==> flow/design.v <==
module switch(
  input mem_en,
  input mem_rw,
  input [1:0] mem_addr,
  input [7:0] mem_data,
  input [7:0] data,
  input data_status,
  output [7:0] port0,
  output [7:0] port1,
  output [7:0] port2,
  output [7:0] port3,
  output ready0,
  output ready1,
  output ready2,
  output ready3,
  input read0,
  input read1,
  input read2,
  input read3,
  input clk,
  input rst);
  reg [7:0] port0_addr;
  reg [7:0] port1_addr;
  reg [7:0] port2_addr;
  reg [7:0] port3_addr;
  reg [7:0] port_0;
  reg [7:0] port_1;
  reg [7:0] port_2;
  reg [7:0] port_3;
  reg ready_0;
  reg ready_1;
  reg ready_2;
  reg ready_3;
  reg clk_count = 8'h00;
  reg [7:0] out_addr = 8'h00;
  reg [7:0] length = 8'h00;
  always @(posedge clk) begin
    if (rst) begin
      port0_addr = 8'h00;
      port1_addr = 8'h00;
      port2_addr = 8'h00;
      port3_addr = 8'h00;
      clk_count = 8'h00;
    end
    else if (mem_en && mem_rw) begin
      case(mem_addr)
        2'b00:  port0_addr = mem_data;
        2'b01:  port1_addr = mem_data;
        2'b10:  port2_addr = mem_data;
        2'b11:  port3_addr = mem_data;
      endcase
    end
    else if (data_status) begin
      if (clk_count == 8'h00) begin
        out_addr = data;
      end
      if (clk_count == 8'h02) begin
        length = data;
      end
      case(out_addr)
        port0_addr: ready_0 = 1'b1;
        port1_addr: ready_1 = 1'b1;
        port2_addr: ready_2 = 1'b1;
        port3_addr: ready_3 = 1'b1;
      endcase
      if (read0)
        port_0 = data;
      else if (read1)
        port_1 = data;
      else if (read2)
        port_2 = data;
      else if (read3)
        port_3 = data;
      if (clk_count >= 8'h03)
        length = length - 1'b1;
      clk_count = clk_count + 1'b1;
    end
    if (length == 8'h00 && clk_count != 8'h00)
      clk_count = 8'h00;
  end
  assign port0 = port_0;
  assign port1 = port_1;
  assign port2 = port_2;
  assign port3 = port_3;
  assign ready0 = ready_0;
  assign ready1 = ready_1;
  assign ready2 = ready_2;
  assign ready3 = ready_3;
endmodule  
* Step by step through the tools: switch
The steps from the RTL of switch to its reports follow in flow order.
Line numbers count from 1 in the design file above.
Operators: Yosys type, input widths -> output width; for muxes data width and select width s.
Library cell names are shortened.
The mark - stands for no value.
- Top :: switch
- Clock port :: clk
- Library :: sky130hd
- Corner :: tt_025C_1v80

* Elaborated design
Counts by Yosys on the flattened word-level netlist (proc, flatten, opt, wreduce; memories kept). Register bits leave out memories and registers merged into their read ports (data or address); mux counts leave out enables and synchronous resets folded into registers. Print and check cells are left out. Cells with the same type and inputs are merged into one.
- Flip-flop bits (word level) :: 32
- Input bits :: 27
- Output and inout port bits :: 36
- Cells after elaboration :: 14
- Bitwise logic cells :: 5
- Reductions and logical operators :: 5
** Operators with widths (count)
- $reduce_and 7->1 :: 1
- $reduce_and 6->1 :: 1
- $not 1->1 :: 5
- $reduce_and 5->1 :: 1
- $reduce_and 4->1 :: 1
- $logic_and 1x1->1 :: 1

* Logic depth
Depth = most cells in a row (Yosys ltp): at word level without a register or memory, in the mapped netlist without a sequential cell, where the memories' decode and read muxes count.
- Depth in word-level cells :: 3
- ABC_AREA :: 0
- Gate-level depth with buffers :: 2
- Mapped depth without buffers :: 2

* After synthesis
Yosys stat after the flow's synthesis: flattened, memories mapped to cells. It holds for the ABC_AREA given above (unset counts as 0); a run with the other value may have another netlist.
** Cells by type
- edfxtp_1 :: count 32, total area 960.922 um^2
- buf_4 :: count 4, total area 30.029 um^2
- nand2b_1 :: count 2, total area 12.512 um^2
- nor3b_2 :: count 1, total area 12.512 um^2
- nor3_2 :: count 1, total area 10.01 um^2
- or4b_1 :: count 1, total area 10.01 um^2
- nor4b_1 :: count 1, total area 8.758 um^2
- and2_1 :: count 1, total area 6.256 um^2
- nor4_1 :: count 1, total area 6.256 um^2
- conb_1 :: count 1, total area 3.754 um^2
- Mapped cells :: 45
- Cell area after synthesis :: 1061.0 um^2
- Area of sequential cells :: 960.9 um^2
- Flip-flop cells :: 32
- Buffers :: 4

* Path before layout
Source: OpenSTA report_checks on the synthesized netlist (no wires, ideal clock, input and output delay 20% of the period each), path of least setup slack; recovery checks are left aside. Register names are those of the netlist, which keeps one name where synthesis merged equal registers.
- Path type :: input to register
- From :: input port mem_en
- To :: register port_1[0]
- Clock period :: 2.09 ns
- Input delay :: 0.418 ns
- Library setup time :: 0.398 ns
- Time at the first pin :: 0.418 ns
- Arrival :: 1.599 ns
- Required time :: 1.692 ns
- Setup slack :: 0.093 ns
- Delay of the path :: 1.579 ns
- Stages on the path :: 2
- Path buffers :: 0
- Period reached after synthesis :: 1.997 ns
"delay of the path" is the arrival time less input delay plus setup time.
"stages on the path" counts driving pins, that of a launching flip-flop among them; a cell with two outputs on the path counts twice.
"period reached after synthesis" = period - worst setup slack (recovery checks aside). The figure is calculated, with input and output delays left at 20% of the set period.
The rows between start and end are the longest chain of elaborated cells between them; the timing report does not say that the signal goes this way. Where chains are equally long, one stands for them.
A line is the first line of the expression or statement that the cell stems from. Yosys adds cells for indexed reads and writes and turns some case tables into memories.
- Cell sequence :: and2_1 > nor4b_1
- Length of the longest elaborated chain :: 3
- Elaborated cells between the ends (all ways) :: 3
- RTL lines with such cells :: 1
- Those cells by class :: logic: 1; reduce/logical: 2
** Ends and longest elaborated chain, post-synthesis
- start, declared :: line 2 : input mem_en,
- $logic_and 1x1->1 :: line 45 : else if (mem_en && mem_rw) begin
- $not 1->1
- $reduce_and 5->1
- end, assigned :: line 69 : port_1 = data;
- end, declared :: line 27 : reg [7:0] port_1;

* Path in the finished layout
Path of least setup slack in the final report of entry A (OpenROAD, finished layout, wires in). Where an end is a register, its clock arrival counts in the times.
- Path type :: input to register
- From :: input port read0
- To :: register port_3[3]
- Clock period :: 1.95 ns
- Input delay :: 0.39 ns
- Library setup time :: 0.28 ns
- Time at the first pin :: 0.39 ns
- Arrival :: 1.78 ns
- Required time :: 1.98 ns
- Setup slack :: 0.21 ns
- Stages on the path :: 4
- Path buffers :: 2
The rows between start and end are the longest chain of elaborated cells between them; the timing report does not say that the signal goes this way. Where chains are equally long, one stands for them.
- Cell sequence :: clkdlybuf4s50_1 > or4b_1 > nor3_2 > buf_4
- Length of the longest elaborated chain :: 2
- Elaborated cells between the ends (all ways) :: 2
- RTL lines with such cells :: 0
- Those cells by class :: logic: 1; reduce/logical: 1
** Ends and longest elaborated chain, post-layout
- start, declared :: line 16 : input read0,
- $not 1->1
- $reduce_and 7->1
- end, assigned :: line 73 : port_3 = data;
- end, declared :: line 29 : reg [7:0] port_3;

Subject: switch on sky130hd, stored results

Hello all,

Stored flow runs of switch (2 of them; Yosys, OpenROAD, sky130hd). They differ in their settings and are not a sequence. Constraints: input delay and output delay 20% of the set period each, output load 0.01 pF.
"clock period achieved" is the run's clock period less its worst setup slack. It is reckoned from that one timing run; input and output delays stay at 20% of the period that was set.
By "worst setup path time" is meant the share of the clock period that the worst setup path is allowed (20% is reserved at inputs, 20% at outputs), minus its slack. Clock arrival times at its registers enter into it.

** Entry A
- Settings :: period_ns=1.95; CORE_UTILIZATION=54; PLACE_DENSITY_LB_ADDON=0.11; CELL_PAD_IN_SITES_GLOBAL_PLACEMENT=1; MIN_ROUTING_LAYER=met2; MAX_ROUTING_LAYER=met4; CAP_MARGIN=20; CORE_MARGIN=2; SLEW_MARGIN=20
- Utilization :: 0.894
- Smallest setup slack :: 0.209 ns
- Worst hold slack in the final report :: 0.698 ns
- Die outline area :: 2335.3 um^2
- Worst setup path time :: 1.35 ns
- Worst setup path type :: input to register
- Final setup TNS :: 0.000 ns
- Clock period achieved :: 1.741 ns
- Yosys chip area after synthesis :: 1061.0 um^2

** Entry B
- Settings :: period_ns=2.11; CORE_UTILIZATION=67; PLACE_DENSITY_LB_ADDON=0.23; CORE_ASPECT_RATIO=0.68; CORE_MARGIN=8; CELL_PAD_IN_SITES_GLOBAL_PLACEMENT=3; CELL_PAD_IN_SITES_DETAIL_PLACEMENT=2; TNS_END_PERCENT=80; GPL_ROUTABILITY_DRIVEN=1; CTS_CLUSTER_DIAMETER=191; CAP_MARGIN=35; SLEW_MARGIN=10; MAX_ROUTING_LAYER=met5
- Outcome :: no final report: placement broke off with FLW-0024

Thanks
